==> flow/design.v <==
module animation(
        CLOCK_50,
        KEY,
  		VGA_CLK,   						 
  		VGA_HS,							 
  		VGA_VS,							 
  		VGA_BLANK_N,					 
  		VGA_SYNC_N,						 
  		VGA_R,   						 
  		VGA_G,	 						 
  		VGA_B   						 
  );
      input CLOCK_50;
      input [3:0] KEY;
      output		VGA_CLK;   				 
      output		VGA_HS;					 
      output		VGA_VS;					 
      output		VGA_BLANK_N;			 
      output		VGA_SYNC_N;				 
      output	    [9:0]	VGA_R;   		 
      output	    [9:0]	VGA_G;	 		 
      output	    [9:0]	VGA_B;   		 
      wire reset, go;
      assign reset = ~KEY[0];
      assign go = KEY[1];
      wire [7:0] x;
      wire [5:0] y_value;
      wire erase_e;
	  wire [5:0] y;
	  assign y = (!reset) ? y_value : y;
      frame	f0(
        .CLOCK_50(CLOCK_50),						 
        .resetn(reset),
        .go(go),
        .erase(erase_e),
        .x(x),
        .y(y),
        .VGA_CLK(VGA_CLK),   						 
        .VGA_HS(VGA_HS),							 
        .VGA_VS(VGA_VS),							 
        .VGA_BLANK_N(VGA_BLANK_N),					 
        .VGA_SYNC_N(VGA_SYNC_N),					 
        .VGA_R(VGA_R),   						     
        .VGA_G(VGA_G),	 						     
        .VGA_B(VGA_B));   						     
    wire d, doe, dod;
    datapath2 d0(CLOCK_50, reset, go, doe, dod, x, y_value, erase_e, d);
    control2 c0(CLOCK_50, reset, d, doe, dod);
endmodule
module datapath2(clk, resetn, plot, do_e, do_d, x_v, y_v, erase, d);
    input clk, resetn, plot;
    input do_e, do_d;
    output [7:0] x_v;
    output [5:0] y_v;
    output reg erase;
    output reg d;
    reg [7:0] x;
    wire [9:0] y;
    LFSR lfsr0(clk, resetn, plot, y);
    wire move;
    slowcounter s0(plot, clk, resetn, move);
    always @(posedge clk) begin
        if (!resetn) begin
            x <= 8'd60;
	    d <= 1'b0;
	    erase <= 1'b0;
        end
        else begin
            if (move) begin
                if (x == 8'd0) begin
                    erase <= 1'b1;
                    d <= 1'b0;
                end
                else begin
                    if (do_e == 1'b1) begin
                        erase <= 1'b1;
                    end
                    if (do_d == 1'b1) begin
                        x <= x - 1'b1;
                        d <= 1'b1;
								erase <= 1'b0;
                    end
                end
            end
        end
    end
    assign x_v = x;
	assign y_v = y[5:0];
endmodule
module LFSR (clk, reset, enable, out);
	input clk, reset, enable;
	output reg [9:0] out;
	reg spawn;
	reg [9:0] value;
	wire linear_feedback;
	assign linear_feedback = (value[1] ^ value[0]);
	initial out = 10'b0;
	initial spawn = 0;
	initial value = 10'b0010010100;
	always @ (posedge clk, posedge reset) begin
		if (reset) begin
		value <= 10'b0010010100;
		out <= 10'b0;
		spawn <= 0;
		end
		else if (enable) begin
		value <= {linear_feedback,value[9],value[8],value[7],value[6],value[5],value[4],value[3],value[2],value[1]};
		out <= value[9:0];
		spawn <= linear_feedback;
		end
		else begin
		out <= 10'b0;
		spawn <= 0;
		end
	end
endmodule
module control2(clock, reset_n, d, do_e, do_d);
    input clock, reset_n, d;
    output reg do_e, do_d;
    reg [3:0] current_state, next_state;
    localparam  S_CYCLE_WAIT = 2'd0,
                S_CYCLE_E = 2'd1,
                S_CYCLE_D = 2'd2;
    always@(*)
    begin: state_table
          case (current_state)
              S_CYCLE_WAIT: next_state = (d) ? S_CYCLE_E : S_CYCLE_WAIT;
              S_CYCLE_E: next_state = S_CYCLE_D;
              S_CYCLE_D: next_state = S_CYCLE_WAIT;
          default: next_state = S_CYCLE_WAIT;
          endcase
      end
    always@(*)
    begin: enable_signals
        do_e <= 1'b0;
        do_d <= 1'b0;
        case(current_state)
            S_CYCLE_WAIT:begin
            end
            S_CYCLE_E:begin
            do_e <= 1'b1;
            end
            S_CYCLE_D:begin
            do_d <= 1'b1;
            end
        endcase
    end
    always@(posedge clock)
    begin: state_FFs
      if(!reset_n)
          current_state <= S_CYCLE_WAIT;
      else
          current_state <= next_state;
    end
endmodule
module slowcounter(enable, clk, reset, go);
  input enable, clk, reset;
  output go;
  wire [19:0] q;
  ratedivider r0(enable, 20'b11001011011100110101, clk, reset, q);
  assign go = (q == 20'd0) ? 1'b1 : 1'b0;
endmodule
module ratedivider(enable, load, clk, reset, q);
	input enable, clk, reset;
	input [19:0] load;
	output reg [19:0] q;
	always @(posedge clk)
	begin
		if (!reset)
			q <= load;
		else if (enable)
			begin
				if (q == 0)
					q <= load;
				else
					q <= q - 1'b1;
			end
	end
endmodule
# --- Reports on datapath2 ---
# What the tools print for datapath2, step after step.
# Lines are those of the file above, counted from 1.
# Operators carry their Yosys type and port widths (W data, S select, Z words).
# Library cell names are shortened.
design:
  design: "datapath2"
  clock_port: "clk"
  lib: "sky130hd"
  lib_corner: "tt_025C_1v80"

# --- Word-level counts ---
# Counts by Yosys on the flattened word-level netlist (proc, flatten, opt, wreduce; memories kept). Register bits leave out memories and registers merged into their read ports (data or address). Print and check cells are left out. Cells with the same type and inputs are merged into one.
bits:
  elab_cells: 25
  in_bits: 5
  reg_bits: 46
  out_inout_bits: 16
classes:
  reduce_and_logical: 7
  mux: 8
  logic: 2
  n_addsub: 2
op_table:
  columns: ["op", "count"]
  rows:
  - ["$sub A20 B1 Y20 const B", 1]
  - ["$logic_not A20 Y1", 1]
  - ["$mux W20", 1]
  - ["$sub A8 B1 Y8 const B", 1]
  - ["$logic_not A8 Y1", 1]
  - ["$mux W6", 1]
  - ["$mux W1", 6]
  - ["$reduce_and A2 Y1", 2]
  - ["$reduce_and A3 Y1", 1]
  - ["$reduce_bool A3 Y1", 1]
  - ["$reduce_bool A2 Y1", 1]
  - ["$xor A1 B1 Y1", 1]
  - ["$not A1 Y1", 1]

# --- Longest topological paths ---
# Longest topological path by Yosys (ltp), each cell counted once; first at word level (registers and memories cut), then after technology mapping (sequential cells cut; the memories' decode and read muxes count).
logic_depth:
  ltp_word: 3
  abc_area: 1
  depth_mapped: 10
  mapped_depth_nobuf: 10

# --- After synthesis ---
# Source: synth_stat.txt of the flow (Yosys; design flattened, memories mapped). It holds for the ABC_AREA given above (unset counts as 0); a run with the other value may have another netlist.
types:
  columns: ["cell_type", "count", "area_total_um2"]
  rows:
  - ["dfxtp_1", 30, 600.576]
  - ["dfrtp_1", 13, 325.312]
  - ["nand2_1", 81, 304.042]
  - ["nor2_1", 48, 180.173]
  - ["inv_1", 34, 127.622]
  - ["nand3_1", 24, 120.115]
  - ["dfstp_2", 3, 78.826]
  - ["xor2_1", 8, 70.067]
  - ["ha_1", 4, 50.048]
  - ["nand4_1", 7, 43.792]
  - ["nor2_2", 7, 43.792]
  - ["nand3_2", 4, 40.038]
  - ["o21ai_0", 8, 40.038]
  - ["xnor2_1", 4, 35.034]
  - ["a21oi_1", 4, 20.019]
  - ["inv_2", 5, 18.768]
  - ["o21ai_4", 1, 16.266]
  - ["and3_1", 2, 12.512]
# Not listed: further types 10, cells in them 13.
mapped:
  seq_area_um2: 1004.7
  flip_flops: 46
  mapped_area_um2: 2217.1
  stdcells: 300
  buf_cells: 5

# --- Timing after synthesis ---
# Source: OpenSTA report_checks on the synthesized netlist (no wires, ideal clock, input and output delay 20% of the period each), path of least setup slack; recovery checks are left aside. Register names are those of the netlist, which keeps one name where synthesis merged equal registers.
synth_path:
  path_kind: "input to register"
  startpoint: "input port plot"
  endpoint: "register s0.r0.q[9]"
  path_slack_ns: 1.320
  tclk_ns: 2.83
  setup_time_ns: 0.062
  t_first_pin_ns: 0.566
  path_buffers: 1
  stages: 6
  input_delay_ns: 0.566
  path_delay_ns: 0.945
  required_ns: 2.768
  arrival_time_ns: 1.449
  synth_period_reached_ns: 1.51
# "path_delay_ns" = arrival - input delay + setup time.
# "stages": output pins that drive a net of the path, with the launching flip-flop's if there is one; two outputs of one cell count as two.
# "synth_period_reached_ns" is the clock period less the worst setup slack; recovery checks do not enter. This is arithmetic on one report: input and output delays are still those of the set period (20% each).
# At most two assigning lines are given for a register; there are more.
synth_via:
  path_cell_list: "buf_2 > nand4_1 > nor2_2 > nand2_1 > or2_1 > nand3_1"
synth_lines:
  columns: ["element", "line", "rtl"]
  rows:
  - ["start: declaration", 51, "input clk, resetn, plot;"]
  - ["end: assignment", 170, "q <= load;"]
  - ["end: assignment", 174, "q <= load;"]
  - ["end: declaration", 166, "output reg [19:0] q;"]
# No chain of elaborated cells between the ends is given.

# --- Path in the finished layout ---
# From the final timing report of job 1: the path of least setup slack in the routed layout; clock arrival at registers is part of the times.
layout_path:
  path_kind: "register to register"
  startpoint: "register s0.r0.q[3]"
  endpoint: "register s0.r0.q[13]"
  path_buffers: 1
  arrival_time_ns: 1.79
  path_slack_ns: -0.14
  tclk_ns: 1.4
  required_ns: 1.64
  stages: 9
  t_first_pin_ns: 0.30
  setup_time_ns: 0.05
# The rows between start and end are the longest chain of elaborated cells between them; the timing report does not say that the signal goes this way. Where chains are equally long, one stands for them.
# Each line given opens the expression or statement behind the cell; cells for indexed reads and writes are added by Yosys, which also makes memories of some case tables.
# At most two assigning lines are given for a register; there are more.
layout_via:
  path_cell_list: "dfxtp_4 > nor2_4 > nand3_4 > nor2_4 > nand3_4 > o21ai_4 > inv_2 > buf_8 > nand2_1"
  elab_chain_len: 2
  cone_cells: 3
  classes_between: "1 x add/sub; 1 x mux; 1 x reduce/logical"
layout_lines:
  columns: ["element", "line", "rtl"]
  rows:
  - ["start: declaration", 166, "output reg [19:0] q;"]
  - ["start: assignment", 170, "q <= load;"]
  - ["start: assignment", 174, "q <= load;"]
  - ["$sub A20 B1 Y20", 176, "q <= q - 1'b1;"]
  - ["$mux W20", 173, "if (q == 0)"]
  - ["end: assignment", 170, null]
  - ["end: assignment", 174, null]
  - ["end: declaration", 166, null]

# Stored flow runs of datapath2 (2 of them; Yosys, OpenROAD, sky130hd). They differ in their settings and are not a sequence. Constraints: input delay and output delay 20% of the set period each, output load 0.01 pF.
# "period_reached_ns" means the clock period less the worst setup slack. The figure is calculated, with input and output delays left at 20% of the set period.
# "timing.worst_path_ns" = time allowed to the worst setup path (clock period - input delay - output delay, where it has them) - its slack; a late launch clock adds to it, a late capture clock takes from it.
# "total_power_mw" is the tool's figure for a default switching activity; nothing was simulated.
runs:
  - name: "job 1"
    settings:
      period_ns: 1.4
      CORE_UTILIZATION: 44
      PLACE_DENSITY_LB_ADDON: 0.03
      CORE_ASPECT_RATIO: 1.26
      CORE_MARGIN: 9
      CELL_PAD_IN_SITES_DETAIL_PLACEMENT: 1
      TNS_END_PERCENT: 40
      ABC_AREA: 1
      GPL_TIMING_DRIVEN: 0
      GPL_ROUTABILITY_DRIVEN: 0
      CTS_CLUSTER_SIZE: 96
      CAP_MARGIN: 20
      SLEW_MARGIN: 20
    results:
      fin_util_frac: 0.611
      timing.worst_path_ns: 1.54
      worstPathKind: "register to register"
      worstSetupSlack_ns: -0.143
      period_reached_ns: 1.543
      fin_hold_ws_ns: 0.332
      setupTns_ns: -2.900
      total_power_mw: 2.673
      design.die.area_um2: 7935.5
      yosys_chip_area_um2: 2217.1
      final_stdcell_area_um2: 2934.1
  - name: "job 2"
    settings:
      period_ns: 2.49
      CORE_UTILIZATION: 25
      CAP_MARGIN: 20
      CORE_MARGIN: 2
      SLEW_MARGIN: 20
    results:
      fin_util_frac: 0.325
      worstSetupSlack_ns: 0.289
      timing.worst_path_ns: 1.70
      worstPathKind: "input to register"
      setupTns_ns: 0.000
      design.die.area_um2: 8859.5
      final_stdcell_area_um2: 2538.7
      fin_hold_ws_ns: 0.483
      period_reached_ns: 2.201
      total_power_mw: 1.678
      yosys_chip_area_um2: 2030.7
